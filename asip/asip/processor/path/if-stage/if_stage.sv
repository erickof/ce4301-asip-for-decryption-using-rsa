==> flow/design.v <==
module adder #(parameter N=32)
				(input  logic [N-1:0] a, b,
				 output logic [N-1:0] result);
	logic [N-1:0] result_sum;
	always_comb begin
		result_sum <= a + b;
	end
	assign result = result_sum;
endmodule  
module if_stage #(parameter N=32)
				     (input  logic         clk, reset,
					   input  logic [N-1:0] jmp_pc,
					   input  logic         pc_selector,
				      output logic [N-1:0] pc);
	logic [N-1:0] pc_plus4;
	logic [N-1:0] pc_reg;
	pc_ff  #(32) pc_ff_instance(clk, reset, pc_plus4, pc_reg);
	pc_mux #(32) pc_mux_instance(pc_reg, jmp_pc, pc_selector, pc);
	adder  #(32) adder_instance(pc, 32'b100, pc_plus4);
endmodule  
module pc_ff #(parameter N=32)
              (input  logic clk, reset,
               input  logic [N-1:0] current_pc,
               output logic [N-1:0] next_pc);
always_ff @(posedge clk, posedge reset)
	if (reset) begin
		next_pc <= 0;
	end
	else begin
		next_pc <= current_pc;
	end
endmodule  
module pc_mux #(parameter N=32)
				   (input  logic [N-1:0] pc, jmp_pc,
					 input  logic         pc_selector,
				    output logic [N-1:0] selected_pc);
	logic [N-1:0] result;
	always_comb begin
		if (pc_selector == 1'b0) begin
			result <= pc;
		end
		else begin
		   result <= jmp_pc;
		end
	end
	assign selected_pc = result;
endmodule  
**Reports on if_stage**

The steps from the RTL of if_stage to its reports follow in flow order.
Lines are those of the file above, counted from 1.
Operators: Yosys type, input widths -> output width; for muxes data width and select width s.
Library cell names are shortened.
The mark n/a stands for no value.

- Top module: if_stage
- Clock port: clk
- Library: sky130hd
- Library corner: tt_025C_1v80

**Word-level counts**

Source: Yosys, flattened and elaborated, memories not mapped. Widths are those after wreduce; folded enables and synchronous resets count as part of the registers. Registers that Yosys merges into a memory's read port (data or address) are not register bits. Print and check cells do not count. Equal cells are merged and count once.

- Bits in registers: 32
- Input bits: 35

- Add/sub/neg operators: 1
- Multiplexer cells: 1

Operators by type and width:

| operator | count |
|---|---|
| $add 32x3->32 const B | 1 |
| $mux 32 | 1 |

**Longest topological paths**

Yosys ltp: most cells in a row. Word level: on the elaborated netlist, between registers, memories and ports. Mapped: between sequential cells and ports; inverters and the memories' decode and read muxes count.

- Word-level depth: 2
- ABC_AREA: 0
- Depth in mapped cells: 14
- Gate-level depth less buffers: 8

**Synthesis result**

Source: synth_stat.txt of the flow (Yosys; design flattened, memories mapped). It holds for the ABC_AREA given above (unset counts as 0); a run with the other value may have another netlist.

Cell types:

| cell | count |
|---|---|
| dfrtp_1 | 32 |
| mux2_2 | 23 |
| xnor2_1 | 16 |
| xor2_1 | 12 |
| nand3_1 | 18 |
| nand2_1 | 19 |
| nand3b_1 | 8 |
| nand3b_4 | 3 |
| nand4_1 | 7 |
| a22oi_4 | 2 |
| mux2i_1 | 4 |
| buf_6 | 3 |
| a21o_1 | 4 |
| a32o_1 | 3 |
| buf_4 | 4 |
| nand4b_1 | 3 |
| a22oi_2 | 2 |
| nor2b_1 | 4 |

Not listed: further types 19, cells in them 39.

- Cell count: 206
- Synthesis area: 0.0021658 mm^2
- Area of sequential cells: 0.0008008 mm^2
- Mapped flip-flops: 32
- Buffer cells: 11

The figures by module come from a second, unflattened synthesis with its own total; it is not the netlist above.

- Cell total of the unflattened synthesis: 292
- Area (unflattened synthesis): 0.0029578 mm^2

Rows give one instance, submodules left out.

Modules:

| module | instances | cells | area (mm^2) | seq. area (mm^2) |
|---|---|---|---|---|
| adder #(N=32) | 1 | 221 | 0.0016015 | 0 |
| pc_ff #(N=32) | 1 | 33 | 0.0008045 | 0.0008008 |
| pc_mux #(N=32) | 1 | 36 | 0.0005443 | 0 |
| if_stage | 1 | 2 | 0.0000075 | 0 |

**Worst setup path after synthesis**

OpenSTA on the mapped netlist: ideal clock, no wires. The path of least setup slack (recovery checks aside). Input and output delay are each 20% of the period. Register names are those of the netlist, which keeps one name where synthesis merged equal registers.

- Path kind: input to register
- From: in pc_selector
- To: reg pc_ff_instance.next_pc[22]
- Period: 3000 ps
- Library setup time: 124 ps
- Time at the first pin: 600 ps
- Data arrival time: 2768 ps
- Data required time: 2876 ps
- Path slack: 108 ps
- Path delay: 2292 ps
- Driving pins on the path: 13
- Period reached after synthesis: 2892 ps

"path delay" is the arrival time less input delay plus setup time.
"driving pins on the path": output pins that drive a net of the path, with the launching flip-flop's if there is one; two outputs of one cell count as two.
"period reached after synthesis" is the clock period less the worst setup slack; recovery checks do not enter. This is arithmetic on one report: input and output delays are still those of the set period (20% each).
The rows between start and end are the longest chain of elaborated cells between them; the timing report does not say that the signal goes this way. Where chains are equally long, one stands for them.
A line is the first line of the expression or statement that the cell stems from. Yosys adds cells for indexed reads and writes and turns some case tables into memories.

- Cell sequence: buf_6 buf_6 buf_6 buf_4 buf_2 mux2_2 ha_1 nand4b_1 a22oi_1 and4_1 clkbuf_1 nand4_1 xnor2_1
- Cells in the longest elaborated chain: 2
- Elaborated cells between the ends (all ways): 2
- Source lines of those cells: 2
- Classes of those cells: 1 x add/sub; 1 x mux

Ends and longest elaborated chain, after synthesis:

| element | RTL line | source |
|---|---|---|
| from (decl) | 13 | `input logic pc_selector,` |
| $mux 32 | 39 | `if (pc_selector == 1'b0) begin` |
| $add 32x3->32 | 6 | `result_sum <= a + b;` |
| to (assign) | 27 | `next_pc <= 0;` |
| to (assign) | 30 | `next_pc <= current_pc;` |
| to (decl) | 24 | `output logic [N-1:0] next_pc);` |

**Worst path after layout**

From the final timing report of job 1: the path of least setup slack in the routed layout; clock arrival at registers is part of the times.
The path's times are printed in steps of 10 ps; the period is the one set.

- Path kind: input to output
- From: in pc_selector
- To: out pc[17]
- Period: 3260 ps
- Output delay: 650 ps
- Time at the first pin: 650 ps
- Data arrival time: 2200 ps
- Data required time: 2610 ps
- Path slack: 410 ps
- Driving pins on the path: 6

The rows between start and end are the longest chain of elaborated cells between them; the timing report does not say that the signal goes this way. Where chains are equally long, one stands for them.

- Cell sequence: dlymetal6s2s_1 buf_12 buf_6 buf_8 mux2_2 clkdlybuf4s50_1
- Cells in the longest elaborated chain: 1
- Elaborated cells between the ends (all ways): 1
- Source lines of those cells: 1
- Classes of those cells: 1 x mux

Ends and longest elaborated chain, after layout:

| element | RTL line | source |
|---|---|---|
| from (decl) | 13 | `input logic pc_selector,` |
| $mux 32 | 39 | `if (pc_selector == 1'b0) begin` |
| to (decl) | 14 | `output logic [N-1:0] pc);` |

Ticket comment

Record of 2 stored runs of the RTL-to-layout flow on if_stage, platform sky130hd. The runs are unordered. Constraints: input delay and output delay 20% of the set period each, output load 0.01 pF.
"clock period reached" is the run's clock period less its worst setup slack. It is reckoned from that one timing run; input and output delays stay at 20% of the period that was set.
"time on the worst setup path": the worst setup path's part of the clock period (all of it between registers, 20% less for each end at a port) less its slack. A launch clock that arrives late makes it longer, a capture clock that arrives late makes it shorter.
By "power consumption" is meant OpenSTA's value without simulated activity: inputs other than the clock are taken to toggle once in ten clock periods, and the tool carries that through the logic.
"time on the worst setup path" is given in steps of 10 ps.
Settings: - = not set for that run.

| item | job 1 | job 2 |
|---|---|---|
| period_ns | 3.26 | 4.86 |
| CORE_UTILIZATION | 15 | 27 |
| SETUP_SLACK_MARGIN | -0.04 | -0.37 |
| PLACE_DENSITY_LB_ADDON | 0.25 | - |
| HOLD_SLACK_MARGIN | -0.05 | - |
| TNS_END_PERCENT | 80 | 10 |
| ABC_AREA | 0 | - |
| GPL_TIMING_DRIVEN | 0 | 0 |
| GPL_ROUTABILITY_DRIVEN | 0 | - |
| CAP_MARGIN | 40 | 15 |
| SLEW_MARGIN | 35 | 15 |
| CORE_MARGIN | 2 | 2 |
| PLACE_DENSITY | - | 0.51 |
| CORE_ASPECT_RATIO | - | 1.56 |
| CELL_PAD_IN_SITES_DETAIL_PLACEMENT | - | 1 |
| CTS_CLUSTER_SIZE | - | 21 |
| CTS_CLUSTER_DIAMETER | - | 153 |
| worst-case hold slack (ps) | 481 | 500 |
| power consumption (W) | 0.001331 | 0.0009081 |
| cell area after synthesis (mm^2) | 0.0021658 | 0.0021658 |
| time on the worst setup path (ps) | 1550 | 2480 |
| class of the worst setup path | input to output | input to output |
| overall die area (mm^2) | 0.0154157 | 0.0087721 |
| lowest setup slack (ps) | 407 | 432 |
| standard-cell area of the final layout (mm^2) | 0.0032894 | 0.0031318 |
| clock period reached (ps) | 2853 | 4428 |
